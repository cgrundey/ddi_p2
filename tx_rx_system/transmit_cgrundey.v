==> flow/design.v <==
`timescale 1ns/100ps
module counter6bit_cgrundey(clock, clear, enable, count);
	input        clock;
	input        clear;
	input        enable;
	output [5:0] count;
	reg    [5:0] count;
	parameter CLRDEL = 10;
	parameter CLKDEL = 15;
	parameter MAXVAL = 6'd63;
	always @(posedge clock or posedge clear) begin
		if(clear)
			count <= #CLRDEL 6'b0;
		else if(enable) begin
			if(count == MAXVAL)
				count <= #CLKDEL 6'b0;
			else
				count <= #CLKDEL count + 6'd1;
		end
	end
endmodule
`timescale 1 ns/100 ps
module sn185_cgrundey(g_n, bin_in, bcd_out);
	input g_n;
	input [5:0] bin_in;
	output [5:0] bcd_out;
	reg [5:0] bcd_out;
	reg [5:0] scratch;
	reg [5:0] tempout;
	specify
		(g_n *> bcd_out) = (30, 35);
		(bin_in => bcd_out) = (40, 40);
	endspecify
	always @(g_n or bin_in) begin
		if(g_n) begin
			bcd_out = 6'b111111;
		end
		if (bin_in > 6'd39) begin
			bcd_out = 6'b111111;
		end
		else begin
			scratch = bin_in;
			tempout = 6'b000000;
			repeat(6) begin
				if (tempout[5:4] >= 5) begin
					tempout[5:4] = tempout[5:4] + 3;
				end
				if (tempout[3:0] >= 5) begin
					tempout[3:0] = tempout[3:0] + 3;
				end
				tempout = tempout << 1;
				tempout[0] = scratch[5];
				scratch = scratch << 1;
			end
			bcd_out = tempout;
		end
	end
endmodule
module register12bit_cgrundey(clk, d_in, q_out);
	input clk;
	input  [11:0] d_in;
	output [11:0] q_out;
	reg    [11:0] q_out;
	always @(posedge clk) begin
		q_out <= d_in;
	end
endmodule
`timescale 1 ns/100 ps
module transmit_cgrundey (clk, clear, ctr_en, conv_en_n, reg_out);
	input clk, clear, ctr_en, conv_en_n;
	output [11:0] reg_out;
	wire [5:0] counter_out, conv_out;
	reg [5:0] reg_buf;
	counter6bit_cgrundey U1(clk, clear, ctr_en, counter_out);
	sn185_cgrundey U2(conv_en_n, counter_out, conv_out);
	register12bit_cgrundey U3(clk, {reg_buf, conv_out}, reg_out);
	always @ ( * ) begin
		reg_buf <= counter_out;
	end
endmodule
# Tool chain data of transmit_cgrundey
# The steps from the RTL of transmit_cgrundey to its reports follow in flow order.
# Lines are those of the file above, counted from 1.
# Operators carry their Yosys type and port widths (W data, S select, Z words).
# Not given: n/a
# inputs
top_module	transmit_cgrundey
clock_port	clk
cell_library	sky130hd
pvt_corner	tt_025C_1v80

# Word-level counts
# Yosys after proc, flatten, opt, wreduce and memory -nomap, before mapping. Enables and synchronous resets that opt folds into registers are not counted as muxes. Memory bits, and registers merged into a memory's read port (data or address), are not among the register bits. Print and check cells are not counted. Equal cells are merged and count once.
# op_classes
equal	1
n_addsub	10
mux	10
compare	10
# op_table
cell	n
$mux W4	5
$add A4 B2 Y4 const B	4
$ge A4 B3 Y1 const B	4
$ge A2 B3 Y1 const B	3
$ge A1 B3 Y1 const B	2
$add A6 B1 Y6 const B	1
$gt A6 B6 Y1 const B	1
$eq A6 B6 Y1 const B	1
$mux W6	1
$add A1 B1 Y1 const B	4
$mux W1	4
$add A1 B2 Y3 const B	1
# word_totals
inputBits	4
reg_bits	18

# Depth
# Depth = most cells in a row (Yosys ltp): at word level without a register or memory, in the mapped netlist without a sequential cell, where the memories' decode and read muxes count.
# depth
depth_word	10
abc_area	0
ltp_mapped	11

# Netlist
# Source: synth_stat.txt of the flow (Yosys; design flattened, memories mapped). It holds for the ABC_AREA given above (unset counts as 0); a run with the other value may have another netlist.
# The area totals of this step are shown rounded.
# by_type
cell_type	n	type_area_um2
sky130_fd_sc_hd__dfxtp_1	12	240.23
sky130_fd_sc_hd__dfrtp_1	6	150.144
sky130_fd_sc_hd__ha_1	6	75.072
sky130_fd_sc_hd__xnor2_1	6	52.55
sky130_fd_sc_hd__nand2_1	8	30.029
sky130_fd_sc_hd__o21ai_0	5	25.024
sky130_fd_sc_hd__mux2_2	2	22.522
sky130_fd_sc_hd__nor2_1	6	22.522
sky130_fd_sc_hd__inv_1	5	18.768
sky130_fd_sc_hd__and3b_1	2	17.517
sky130_fd_sc_hd__a21o_4	1	15.014
sky130_fd_sc_hd__o211ai_1	2	15.014
sky130_fd_sc_hd__and4b_4	1	13.763
sky130_fd_sc_hd__nand2b_4	1	13.763
sky130_fd_sc_hd__nand2b_1	2	12.512
sky130_fd_sc_hd__buf_6	1	11.261
sky130_fd_sc_hd__or4_4	1	11.261
sky130_fd_sc_hd__a21oi_1	2	10.01
# Not listed: further types 20, cells in them 21.
# synth_totals
area_um2	907
ffs	18
seq_area_um2	390
stdcells	90
# The figures by module come from a second, unflattened synthesis with its own total; it is not the netlist above.
# hier_totals
hier_cells	89
hier_area_um2	915
# Rows give one instance, submodules left out.
# modules
mod	instances	cells	mod_area_um2
sn185_cgrundey	1	51	385
counter6bit_cgrundey	1	26	289
register12bit_cgrundey	1	12	240
transmit_cgrundey	1	0	0.0

# Path before layout
# Source: OpenSTA report_checks on the synthesized netlist (no wires, ideal clock, input and output delay 20% of the period each), path of least setup slack; recovery checks are left aside. Register names are those of the netlist, which keeps one name where synthesis merged equal registers.
# synth_path
path_type	register to register
start	reg U1.count[4]
end	reg U3.q_out[1]
path_delay_ps	2538
tclk_ps	3480
path_slack_ps	942
required_ps	3329
setup_time_ps	151
t_arrival_ps	2387
stages	12
period_less_setup_slack_ps	2538
# "path_delay_ps" = arrival - input delay + setup time.
# "stages": output pins that drive a net of the path, with the launching flip-flop's if there is one; two outputs of one cell count as two.
# "period_less_setup_slack_ps" is the clock period less the worst setup slack; recovery checks do not enter. This is arithmetic on one report: input and output delays are still those of the set period (20% each).
# The rows between start and end are the longest chain of elaborated cells between them; the timing report does not say that the signal goes this way. Where chains are equally long, one stands for them.
# Each line given opens the expression or statement behind the cell; cells for indexed reads and writes are added by Yosys, which also makes memories of some case tables.
# At most two assigning lines are given for a register; there are more.
# synth_via
cell_sequence	sky130_fd_sc_hd__dfrtp_1 sky130_fd_sc_hd__buf_6 sky130_fd_sc_hd__inv_1 sky130_fd_sc_hd__ha_1 sky130_fd_sc_hd__o21ai_0 sky130_fd_sc_hd__xnor2_1 sky130_fd_sc_hd__ha_1 sky130_fd_sc_hd__nand2b_4 sky130_fd_sc_hd__and4b_4 sky130_fd_sc_hd__or4_4 sky130_fd_sc_hd__a21oi_1 sky130_fd_sc_hd__o211ai_1
elab_chain_len	8
cells_between	12
lines_between	3
# synth_lines
element	line	rtl
start: declaration	6	output [5:0] count;
start: assignment	13	count <= #CLRDEL 6'b0;
start: assignment	18	count <= #CLKDEL count + 6'd1;
$add A4 B2 Y4	49	tempout[3:0] = tempout[3:0] + 3;
$mux W4	48	if (tempout[3:0] >= 5) begin
$ge A4 B3 Y1	48
$mux W4	48
$ge A4 B3 Y1	48
$mux W4	48
$ge A4 B3 Y1	48
$mux W4	48
end: assignment	65	q_out <= d_in;
end: declaration	62	output [11:0] q_out;

# Path in the finished layout
# From the final timing report of record 2: the path of least setup slack in the routed layout; clock arrival at registers is part of the times.
# The report prints the path's times to 10 ps; the period is as set.
# layout_path
path_type	register to register
start	reg U1.count[3]
end	reg U3.q_out[1]
stages	9
setup_time_ps	110
path_slack_ps	10
t_arrival_ps	2410
tclk_ps	2240
required_ps	2420
# The rows between start and end are the longest chain of elaborated cells between them; the timing report does not say that the signal goes this way. Where chains are equally long, one stands for them.
# At most two assigning lines are given for a register; there are more.
# layout_via
cell_sequence	sky130_fd_sc_hd__dfrtp_1 sky130_fd_sc_hd__ha_4 sky130_fd_sc_hd__o21ai_4 sky130_fd_sc_hd__xnor2_2 sky130_fd_sc_hd__ha_2 sky130_fd_sc_hd__and3b_1 sky130_fd_sc_hd__or4_4 sky130_fd_sc_hd__a21oi_2 sky130_fd_sc_hd__o211ai_1
elab_chain_len	6
cells_between	9
lines_between	3
# layout_lines
element	line	rtl
start: declaration	6	output [5:0] count;
start: assignment	13	count <= #CLRDEL 6'b0;
start: assignment	18	count <= #CLKDEL count + 6'd1;
$add A4 B2 Y4	49	tempout[3:0] = tempout[3:0] + 3;
$mux W4	48	if (tempout[3:0] >= 5) begin
$ge A4 B3 Y1	48
$mux W4	48
$ge A4 B3 Y1	48
$mux W4	48
end: assignment	65	q_out <= d_in;
end: declaration	62	output [11:0] q_out;

==> results <==
Measured results for transmit_cgrundey: 2 stored runs of the Yosys and OpenROAD flow on sky130hd. The settings differ; the order carries no meaning. The constraints put input and output delay at 20% of the set period each and load the outputs with 0.01 pF.
"period_reached_ps" is the run's clock period less its worst setup slack. It is reckoned from that one timing run; input and output delays stay at 20% of the period that was set.
"worst_setup_path_time_ps" means the part of the period allowed to the worst setup path (the constraints hold back 20% at inputs and 20% at outputs) less its slack; where the path has registers, the arrival times of their clocks count too.
"power_total_mw" is the tool's figure for a default switching activity; nothing was simulated.
"worst_setup_path_time_ps" is known to 10 ps.
Results are given in rounded form.

Record 1, flow files:
==> flow/run.sh <==
#!/bin/bash
# the make line also repeats the synthesis and layout settings of config.mk as NAME=value (left out here)
make -C /OpenROAD-flow-scripts/flow DESIGN_CONFIG=/design/flow/config.mk WORK_HOME=/design/flow/orfs CLKGATE_MAP_FILE= finish
==> flow/config.mk <==
export PLATFORM = sky130hd
export DESIGN_NAME = transmit_cgrundey
export DESIGN_NICKNAME = transmit_cgrundey
export VERILOG_FILES = /design/flow/design.v
export SDC_FILE = /design/flow/constraint.sdc
export NUM_CORES = 4
export LEC_CHECK = 0
export CAP_MARGIN = 30
export CELL_PAD_IN_SITES_DETAIL_PLACEMENT = 1
export CORE_MARGIN = 2
export CORE_UTILIZATION = 59
export CTS_CLUSTER_SIZE = 36
export MAX_ROUTING_LAYER = met4
export MIN_ROUTING_LAYER = met2
export PLACE_DENSITY_LB_ADDON = 0.08
export SLEW_MARGIN = 5
export TNS_END_PERCENT = 70
==> flow/constraint.sdc <==
create_clock -name core_clock -period 2.79 [get_ports {clk}]
set_input_delay 0.5580 -clock core_clock [delete_from_list [all_inputs] [get_ports {clk}]]
set_output_delay 0.5580 -clock core_clock [all_outputs]
set_load 0.01 [all_outputs]

Record 1: no final report: routing broke off with DPL-0033

Record 2, flow files:
==> flow/run.sh <==
#!/bin/bash
# the make line also repeats the synthesis and layout settings of config.mk as NAME=value (left out here)
make -C /OpenROAD-flow-scripts/flow DESIGN_CONFIG=/design/flow/config.mk WORK_HOME=/design/flow/orfs CLKGATE_MAP_FILE= finish
==> flow/config.mk <==
export PLATFORM = sky130hd
export DESIGN_NAME = transmit_cgrundey
export DESIGN_NICKNAME = transmit_cgrundey
export VERILOG_FILES = /design/flow/design.v
export SDC_FILE = /design/flow/constraint.sdc
export NUM_CORES = 4
export LEC_CHECK = 0
export ABC_AREA = 0
export CAP_MARGIN = 35
export CORE_MARGIN = 10
export CORE_UTILIZATION = 26
export CTS_CLUSTER_DIAMETER = 238
export GPL_ROUTABILITY_DRIVEN = 0
export SLEW_MARGIN = 20
==> flow/constraint.sdc <==
create_clock -name core_clock -period 2.24 [get_ports {clk}]
set_input_delay 0.4480 -clock core_clock [delete_from_list [all_inputs] [get_ports {clk}]]
set_output_delay 0.4480 -clock core_clock [all_outputs]
set_load 0.01 [all_outputs]

==> results of record 2, as CSV <==
result,value
period_reached_ps,2230
utilization_pct,39.3
fin_tns_ps,0
final_setup_ws_ps,10
synth_chip_area_um2,907
power_total_mw,2.49
finalCellArea_um2,1320
design_die_area_um2,6250
worst_setup_path_time_ps,2230
worst_setup_path_type,"register to register"
