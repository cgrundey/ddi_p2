==> flow/design.v <==
`timescale 1 ns/100 ps
module sn184_cgrundey(g_n, bcd_in, bin_out);
	input g_n;
	input [5:0] bcd_in;
	output [5:0] bin_out;
	reg [5:0] bin_out;
	reg [5:0] scratch;
	reg [5:0] tempout;
	specify
		(g_n *> bin_out) = (30, 35);
		(bcd_in => bin_out) = (40, 40);
	endspecify
	always@(g_n or bcd_in) begin
		if (g_n) begin
			bin_out = 6'b111111;
		end
		else if (bcd_in[3:0] > 4'b1001) begin
			bin_out = 6'b111111;
		end
		else begin
			scratch = bcd_in;
			tempout = 6'b000000;
			repeat(6) begin
				tempout = {scratch[0], tempout[5:1]};
				scratch = scratch >> 1;
				if (scratch[3:0] > 7) begin
					scratch = scratch - 3;
				end
			end
			bin_out = tempout;
		end
	end
endmodule
`timescale 1 ns/100 ps
module receive_cgrundey (clk, conv_en_n, reg_in, valid);
	input clk, conv_en_n;
	input [11:0] reg_in;
	output valid;
	reg valid;
	wire [11:0] reg_out;
	wire [5:0] conv_out;
	register12bit_cgrundey U1(clk, reg_in, reg_out);
	sn184_cgrundey U2(conv_en_n, reg_out[5:0], conv_out);
	always@( posedge clk ) begin
		valid = (conv_out == reg_out[11:6]);
	end
endmodule
module register12bit_cgrundey(clk, d_in, q_out);
	input clk;
	input  [11:0] d_in;
	output [11:0] q_out;
	reg    [11:0] q_out;
	always @(posedge clk) begin
		q_out <= d_in;
	end
endmodule
* Reports on receive_cgrundey
Tool output for the design above, in the order of the flow.
Line numbers count from 1 in the design file above.
Operators carry their Yosys type and port widths (W data, S select, Z words).
Library cell names are shortened.
A cell with - has no value.
- Design top :: receive_cgrundey
- Clock port :: clk
- Library :: sky130hd
- Corner :: tt_025C_1v80

* Word-level counts
Counts by Yosys on the flattened word-level netlist (proc, flatten, opt, wreduce; memories kept). Register bits leave out memories and registers merged into their read ports (data or address); mux counts leave out enables and synchronous resets folded into registers. Print and check cells are left out. Cells with the same type and inputs are merged into one.
- Elaborated cells :: 21
- Bits of input ports :: 14
- Bits in registers :: 13
- Equality and inequality tests :: 1
- Multiplexer cells :: 7
- Order comparisons :: 6
- Add/subtract/negate cells :: 5
** Operators with widths (count)
- $mux W6 :: 5
- $gt A4 B3 Y1 const B :: 5
- $sub A5 B2 Y6 const B :: 3
- $eq A6 B6 Y1 :: 1
- $sub A5 B2 Y5 const B :: 1
- $mux W5 :: 1
- $gt A4 B4 Y1 const B :: 1
- $sub A1 B1 Y1 const B :: 1
- $mux W1 :: 1

* Logic depth
Depth = most cells in a row (Yosys ltp): at word level without a register or memory, in the mapped netlist without a sequential cell, where the memories' decode and read muxes count.
- Word-level depth :: 13
- ABC_AREA :: 0
- Mapped depth :: 8
- Gate-level depth less buffers :: 8

* After synthesis
Source: synth_stat.txt of the flow (Yosys; design flattened, memories mapped). It holds for the ABC_AREA given above (unset counts as 0); a run with the other value may have another netlist.
- Cell count :: 52
- Mapped area :: 559.3 um^2
- Buffers :: 1
- Flip-flops :: 13
- Sequential area :: 260.2 um^2
** Cells by type
- dfxtp_1 :: count 13, total area 260.25 um^2
- xnor2_1 :: count 4, total area 35.034 um^2
- ha_1 :: count 2, total area 25.024 um^2
- nand2b_1 :: count 4, total area 25.024 um^2
- xor2_1 :: count 2, total area 17.517 um^2
- a2111oi_2 :: count 1, total area 15.014 um^2
- a21oi_1 :: count 3, total area 15.014 um^2
- o21ai_0 :: count 3, total area 15.014 um^2
- nor2b_4 :: count 1, total area 13.763 um^2
- mux2_2 :: count 1, total area 11.261 um^2
- a211o_2 :: count 1, total area 10.01 um^2
- a221o_1 :: count 1, total area 10.01 um^2
- mux2i_1 :: count 1, total area 10.01 um^2
- a21oi_2 :: count 1, total area 8.758 um^2
- nor4b_1 :: count 1, total area 8.758 um^2
- o22a_1 :: count 1, total area 8.758 um^2
- a211oi_1 :: count 1, total area 7.507 um^2
- buf_4 :: count 1, total area 7.507 um^2
Not listed: further types 9, cells in them 10.
By module: a second synthesis without flattening, with its own total; a netlist apart from the flattened one above.
- Cell total of the unflattened synthesis :: 47
- Area total of the unflattened synthesis :: 504.2 um^2
Rows give one instance, submodules left out.
** By module
- register12bit_cgrundey :: cells 12, instances 1, area 240.2 um^2
- sn184_cgrundey :: cells 26, instances 1, area 175.2 um^2
- receive_cgrundey :: cells 9, instances 1, area 88.8 um^2

* Worst setup path after synthesis
Source: OpenSTA report_checks on the synthesized netlist (no wires, ideal clock, input and output delay 20% of the period each), path of least setup slack; recovery checks are left aside. Register names are those of the netlist, which keeps one name where synthesis merged equal registers.
- Kind :: register to register
- From :: reg U1.q_out[2]
- To :: reg valid
- Stages on the path :: 8
- Required time :: 2797 ps
- Path buffers :: 0
- Setup slack :: 744 ps
- Arrival time :: 2052 ps
- Launch time at the first pin :: 0 ps
- Period :: 2900 ps
- Library setup time :: 103 ps
- Path delay :: 2155 ps
- Period reached after synthesis :: 2156 ps
"path delay" = arrival - input delay + setup time.
"stages on the path" counts driving pins, that of a launching flip-flop among them; a cell with two outputs on the path counts twice.
"period reached after synthesis" is the clock period less the worst setup slack; recovery checks do not enter. This is arithmetic on one report: input and output delays are still those of the set period (20% each).
Between the ends stands the longest chain of elaborated cells between them, by number of cells; it is not shown to be the way that was timed. Of several equally long chains one is given.
A line is the first line of the expression or statement that the cell stems from. Yosys adds cells for indexed reads and writes and turns some case tables into memories.
- Path through :: dfxtp_1 > ha_1 > mux2_2 > ha_1 > nand2b_1 > xnor2_1 > or3_1 > a2111oi_2
- Cells in the longest elaborated chain :: 13
- Elaborated cells on any way between the ends :: 19
** Ends and longest elaborated chain, post-synthesis
- start, declared :: line 51 : output [11:0] q_out;
- start, assigned :: line 54 : q_out <= d_in;
- $sub A5 B2 Y6 :: line 27 : scratch = scratch - 3;
- $mux W6 :: line 26 : if (scratch[3:0] > 7) begin
- $sub A5 B2 Y6 :: line 27
- $mux W6 :: line 26
- $sub A5 B2 Y6 :: line 27
- $mux W6 :: line 26
- $sub A5 B2 Y5 :: line 27
- $mux W5 :: line 26
- $sub A1 B1 Y1 :: line 27
- $mux W1 :: line 26
- $mux W6 :: line 17 : else if (bcd_in[3:0] > 4'b1001) begin
- $mux W6 :: line 14 : if (g_n) begin
- $eq A6 B6 Y1 :: line 45 : valid = (conv_out == reg_out[11:6]);
- end, assigned :: line 45
- end, declared :: line 38 : output valid;

* Path in the finished layout
From the final timing report of job 1: the path of least setup slack in the routed layout; clock arrival at registers is part of the times.
The path's times are printed in steps of 10 ps; the period is the one set.
- Kind :: register to register
- From :: reg U1.q_out[2]
- To :: reg valid
- Launch time at the first pin :: 270 ps
- Period :: 1680 ps
- Path buffers :: 0
- Arrival time :: 2250 ps
- Required time :: 1860 ps
- Library setup time :: 90 ps
- Stages on the path :: 8
- Setup slack :: -390 ps
Between the ends stands the longest chain of elaborated cells between them, by number of cells; it is not shown to be the way that was timed. Of several equally long chains one is given.
- Path through :: dfxtp_4 > ha_4 > mux2_4 > ha_4 > nand2b_4 > xnor2_2 > or3_4 > a2111oi_4
- Cells in the longest elaborated chain :: 13
- Elaborated cells on any way between the ends :: 19
** Ends and longest elaborated chain, after layout
- start, declared :: line 51 : output [11:0] q_out;
- start, assigned :: line 54 : q_out <= d_in;
- $sub A5 B2 Y6 :: line 27 : scratch = scratch - 3;
- $mux W6 :: line 26 : if (scratch[3:0] > 7) begin
- $sub A5 B2 Y6 :: line 27
- $mux W6 :: line 26
- $sub A5 B2 Y6 :: line 27
- $mux W6 :: line 26
- $sub A5 B2 Y5 :: line 27
- $mux W5 :: line 26
- $sub A1 B1 Y1 :: line 27
- $mux W1 :: line 26
- $mux W6 :: line 17 : else if (bcd_in[3:0] > 4'b1001) begin
- $mux W6 :: line 14 : if (g_n) begin
- $eq A6 B6 Y1 :: line 45 : valid = (conv_out == reg_out[11:6]);
- end, assigned :: line 45
- end, declared :: line 38 : output valid;

==> results <==
Record of 2 stored runs of the RTL-to-layout flow on receive_cgrundey, platform sky130hd. The runs are unordered. Constraints: input delay and output delay 20% of the set period each, output load 0.01 pF.
"time used up by the worst setup path" is the time allowed to the run's worst setup path (the clock period less input and output delay, where it has them) less its slack. Clock arrival times count: a late capture clock shortens it, a late launch clock lengthens it.
"total power after layout": no workload was simulated; the value follows from the tool's default switching activity.
"time used up by the worst setup path" is given in steps of 10 ps.

* Job 1
** Files
==> flow/run.sh <==
#!/bin/bash
# the make line also repeats the synthesis and layout settings of config.mk as NAME=value (left out here)
make -C /OpenROAD-flow-scripts/flow DESIGN_CONFIG=/design/flow/config.mk WORK_HOME=/design/flow/orfs CLKGATE_MAP_FILE= finish
==> flow/config.mk <==
export PLATFORM = sky130hd
export DESIGN_NAME = receive_cgrundey
export DESIGN_NICKNAME = receive_cgrundey
export VERILOG_FILES = /design/flow/design.v
export SDC_FILE = /design/flow/constraint.sdc
export NUM_CORES = 4
export LEC_CHECK = 0
export CAP_MARGIN = 20
export CORE_MARGIN = 2
export CORE_UTILIZATION = 40
export SLEW_MARGIN = 20
==> flow/constraint.sdc <==
create_clock -name core_clock -period 1.68 [get_ports {clk}]
set_input_delay 0.3360 -clock core_clock [delete_from_list [all_inputs] [get_ports {clk}]]
set_output_delay 0.3360 -clock core_clock [all_outputs]
set_load 0.01 [all_outputs]
** Results
- Synthesized cell area :: 559.3 um^2
- Worst slack on setup checks :: -390 ps
- Time used up by the worst setup path :: 2070 ps
- Worst setup path kind :: register to register
- Full die area :: 1713.1 um^2
- Total power after layout :: 0.6805 mW
- Final setup TNS :: -390 ps
- Utilization after layout :: 0.684

* Job 2
** Files
==> flow/run.sh <==
#!/bin/bash
# the make line also repeats the synthesis and layout settings of config.mk as NAME=value (left out here)
make -C /OpenROAD-flow-scripts/flow DESIGN_CONFIG=/design/flow/config.mk WORK_HOME=/design/flow/orfs CLKGATE_MAP_FILE= finish
==> flow/config.mk <==
export PLATFORM = sky130hd
export DESIGN_NAME = receive_cgrundey
export DESIGN_NICKNAME = receive_cgrundey
export VERILOG_FILES = /design/flow/design.v
export SDC_FILE = /design/flow/constraint.sdc
export NUM_CORES = 4
export LEC_CHECK = 0
export ABC_AREA = 1
export CAP_MARGIN = 20
export CELL_PAD_IN_SITES_DETAIL_PLACEMENT = 1
export CORE_MARGIN = 2
export CORE_UTILIZATION = 32
export CTS_CLUSTER_SIZE = 99
export GPL_ROUTABILITY_DRIVEN = 0
export PLACE_DENSITY = 0.59
export SLEW_MARGIN = 35
==> flow/constraint.sdc <==
create_clock -name core_clock -period 2.87 [get_ports {clk}]
set_input_delay 0.5740 -clock core_clock [delete_from_list [all_inputs] [get_ports {clk}]]
set_output_delay 0.5740 -clock core_clock [all_outputs]
set_load 0.01 [all_outputs]
** Results
- Worst slack on setup checks :: 1099 ps
- Utilization after layout :: 0.432
- Time used up by the worst setup path :: 1770 ps
- Worst setup path kind :: register to register
- Full die area :: 2380.0 um^2
- Final setup TNS :: 0 ps
- Total power after layout :: 0.3791 mW
- Synthesized cell area :: 641.9 um^2
